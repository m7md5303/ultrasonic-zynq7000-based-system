==> flow/design.v <==
interface golden_inter_ref (clk);
parameter DATA_WIDTH = 32;
input bit clk;
logic rst_n, no_order;
logic [DATA_WIDTH-1:0] received_data;
logic [11:0] outputDAC;
modport DUT_gold (
input clk,rst_n,received_data,
output no_order,outputDAC
);
endinterface
interface sonar_inter(clk);
parameter DATA_WIDTH = 32;
parameter FIFO_DATA=25;
    input bit clk;          
    logic rst_n;                      
    logic [6:0] read_add;           
    logic [DATA_WIDTH-1:0] received_data; 
    logic rd_en;                    
    logic [FIFO_DATA-1:0] read_data; 
    logic no_order;                 
    logic [11:0] outputDAC;         
 modport dut_mp (
        input clk,
        input rst_n,
        input  read_add,
        input  received_data,
        input rd_en,
        output  read_data,
        output no_order,
        output outputDAC
    );
endinterface 
module decgold (clk,rst_n,received_data,on,off,increase,decrease
,valid,send,receive,amount);
parameter DATA_WIDTH = 32;
parameter AMOUNT_WIDTH = 8;
input clk,rst_n;
input [DATA_WIDTH-1:0] received_data;
output reg on,off,increase,decrease,valid,send,receive;
output reg [AMOUNT_WIDTH-1:0] amount;
always @(posedge clk or negedge rst_n) begin
    if(!rst_n)begin
        on<=0;
        off<=0;
        increase<=0;
        decrease<=0;
        valid<=0;
        send<=0;
        receive<=0;
        amount<=0;
    end
    else begin
        if((received_data[6])&&(!(received_data[0]&&received_data[1]))&&(!(received_data[2]&&received_data[3])))begin
        on<=received_data[0];
        off<=received_data[1];
        increase<=received_data[2];
        decrease<=received_data[3];
        valid<=received_data[6];
        send<=received_data[5];
        receive<=received_data[4];
        amount<=received_data[DATA_WIDTH-1:7];
        end
        else begin
        on<=0;
        off<=0;
        increase<=0;
        decrease<=0;
        valid<=0;
        send<=0;
        receive<=0;
        amount<=0;
        end
    end
end
endmodule  
== Reports on decgold ==
The steps from the RTL of decgold to its reports follow in flow order.
Lines are those of the file above, counted from 1.
Operators: Yosys type, input widths -> output width; for muxes data width and select width s.
Library cell names are shortened.
The mark n/a stands for no value.

* Design top: decgold
* Clock input: clk
* Standard-cell library: sky130hd
* Corner: tt_025C_1v80

== Elaborated design ==
Counts by Yosys on the flattened word-level netlist (proc, flatten, opt, wreduce; memories kept). Register bits leave out memories and registers merged into their read ports (data or address); mux counts leave out enables and synchronous resets folded into registers. Print and check cells are left out. Cells with the same type and inputs are merged into one.

* Shift operators: 0
* Bitwise gates (word level): 0
* Add/subtract/negate cells: 0
* Mux-type cells: 8
* Equality and inequality tests: 0
* Multiply operators: 0
* Reduce/logical cells: 6
* Div/mod/pow operators: 0
* $lt $le $gt $ge: 0

{| class="wikitable"
|+ Operator list
! kind !! number
|-
| $mux 8 || 1
|-
| $mux 1 || 7
|-
| $logic_and 1x1->1 || 4
|-
| $logic_not 1->1 || 2
|}

* Elaborated cells: 22
* Bits in read-only memories: 0
* Memory bits (writable): 0
* Flip-flop bits (word level): 15
* Memories kept: 0
* Output and inout bits: 15
* Bits of input ports: 34
* Latch bits: 0
* Clocked read ports x word width: 0

== Depth ==
Yosys ltp: most cells in a row. Word level: on the elaborated netlist, between registers, memories and ports. Mapped: between sequential cells and ports; inverters and the memories' decode and read muxes count.

* Depth in word-level cells: 5
* ABC_AREA: 0
* Depth in mapped cells: 3
* Gate-level depth less buffers: 2

== Mapped cells and area ==
Yosys stat after the flow's synthesis: flattened, memories mapped to cells. It holds for the ABC_AREA given above (unset counts as 0); a run with the other value may have another netlist.
The area totals of this step are shown rounded.

* Sequential area: 375 um^2
* Mapped flip-flops: 15
* Synthesis area: 523 um^2
* Buffers: 2
* Standard cells after synthesis: 34

{| class="wikitable"
|+ Cell types
! cell type !! number !! total area (um^2)
|-
| dfrtp_1 || 15 || 375.36
|-
| and3_1 || 10 || 62.56
|-
| and3b_2 || 2 || 20.019
|-
| a21boi_4 || 1 || 18.768
|-
| and4b_2 || 1 || 11.261
|-
| buf_6 || 1 || 11.261
|-
| and4b_1 || 1 || 10.01
|-
| and2_1 || 1 || 6.256
|-
| clkbuf_1 || 1 || 3.754
|-
| nand2_1 || 1 || 3.754
|}

== Timing after synthesis ==
Source: OpenSTA report_checks on the synthesized netlist (no wires, ideal clock, input and output delay 20% of the period each), path of least setup slack; recovery checks are left aside. Register names are those of the netlist, which keeps one name where synthesis merged equal registers.

* Path kind: input-to-reg
* Start point: in received_data[6]
* End point: reg amount[0]
* Setup slack: 0.060 ns
* Launch time at the first pin: 0.142 ns
* Data required time: 0.591 ns
* Input delay: 0.142 ns
* Period: 0.711 ns
* Path buffers: 1
* Path delay: 0.509 ns
* Arrival: 0.531 ns
* Library setup time: 0.120 ns
* Stages on the path: 3
* Synthesis period reached: 0.651 ns

"path delay" = arrival - input delay + setup time.
"stages on the path": output pins that drive a net of the path, with the launching flip-flop's if there is one; two outputs of one cell count as two.
"synthesis period reached" = period - worst setup slack (recovery checks aside). The figure is calculated, with input and output delays left at 20% of the set period.
The rows between start and end are the longest chain of elaborated cells between them; the timing report does not say that the signal goes this way. Where chains are equally long, one stands for them.
A line is the first line of the expression or statement that the cell stems from. Yosys adds cells for indexed reads and writes and turns some case tables into memories.
A register here has more assigning lines than the two given.

* Path through: a21boi_4 > buf_6 > and3_1
* Cells in the longest elaborated chain: 3
* Elaborated cells between the ends (all ways): 3
* Source lines of those cells: 1
* Those cells by class: mux (1); reduce/logical (2)

{| class="wikitable"
|+ Ends and longest elaborated chain, post-synthesis
! what !! RTL line !! source
|-
| start: declaration || 39 || <nowiki>input [DATA_WIDTH-1:0] received_data;</nowiki>
|-
| $logic_and 1x1->1 x2 || 54 || <nowiki>if((received_data[6])&&(!(received_data[0]&&received_data[1]))&&(!(received_data[2]&&received_data[3])))begin</nowiki>
|-
| $mux 8 || 54 ||
|-
| end: assignment || 51 || <nowiki>amount<=0;</nowiki>
|-
| end: assignment || 62 || <nowiki>amount<=received_data[DATA_WIDTH-1:7];</nowiki>
|-
| end: declaration || 41 || <nowiki>output reg [AMOUNT_WIDTH-1:0] amount;</nowiki>
|}

Record of 2 stored runs of the RTL-to-layout flow on decgold, platform sky130hd. The runs are unordered. Constraints: input delay and output delay 20% of the set period each, output load 0.01 pF.

Record 1
==> flow/run.sh <==
#!/bin/bash
# the make line also repeats the synthesis and layout settings of config.mk as NAME=value (left out here)
make -C /OpenROAD-flow-scripts/flow DESIGN_CONFIG=/design/flow/config.mk WORK_HOME=/design/flow/orfs CLKGATE_MAP_FILE= finish
==> flow/config.mk <==
export PLATFORM = sky130hd
export DESIGN_NAME = decgold
export DESIGN_NICKNAME = decgold
export VERILOG_FILES = /design/flow/design.v
export SDC_FILE = /design/flow/constraint.sdc
export NUM_CORES = 4
export LEC_CHECK = 0
export CAP_MARGIN = 25
export CELL_PAD_IN_SITES_DETAIL_PLACEMENT = 1
export CORE_ASPECT_RATIO = 1.9
export CORE_MARGIN = 2
export CORE_UTILIZATION = 66
export GPL_ROUTABILITY_DRIVEN = 1
export MAX_ROUTING_LAYER = met5
export SLEW_MARGIN = 20
==> flow/constraint.sdc <==
create_clock -name core_clock -period 1.16 [get_ports {clk}]
set_input_delay 0.2320 -clock core_clock [delete_from_list [all_inputs] [get_ports {clk}]]
set_output_delay 0.2320 -clock core_clock [all_outputs]
set_load 0.01 [all_outputs]

==> results of record 1 <==
did not finish, floorplanning stopped with PDN-0185

Record 2
==> flow/run.sh <==
#!/bin/bash
# the make line also repeats the synthesis and layout settings of config.mk as NAME=value (left out here)
make -C /OpenROAD-flow-scripts/flow DESIGN_CONFIG=/design/flow/config.mk WORK_HOME=/design/flow/orfs CLKGATE_MAP_FILE= finish
==> flow/config.mk <==
export PLATFORM = sky130hd
export DESIGN_NAME = decgold
export DESIGN_NICKNAME = decgold
export VERILOG_FILES = /design/flow/design.v
export SDC_FILE = /design/flow/constraint.sdc
export NUM_CORES = 4
export LEC_CHECK = 0
export ABC_AREA = 1
export CAP_MARGIN = 10
export CORE_MARGIN = 2
export CORE_UTILIZATION = 65
export CTS_CLUSTER_DIAMETER = 272
export GPL_ROUTABILITY_DRIVEN = 0
export HOLD_SLACK_MARGIN = 0.28
export MAX_ROUTING_LAYER = met5
export PLACE_DENSITY_LB_ADDON = 0.16
export SETUP_SLACK_MARGIN = 0.1
export SLEW_MARGIN = 20
==> flow/constraint.sdc <==
create_clock -name core_clock -period 0.522 [get_ports {clk}]
set_input_delay 0.1044 -clock core_clock [delete_from_list [all_inputs] [get_ports {clk}]]
set_output_delay 0.1044 -clock core_clock [all_outputs]
set_load 0.01 [all_outputs]

==> results of record 2 <==
did not finish, floorplanning stopped with PDN-0185
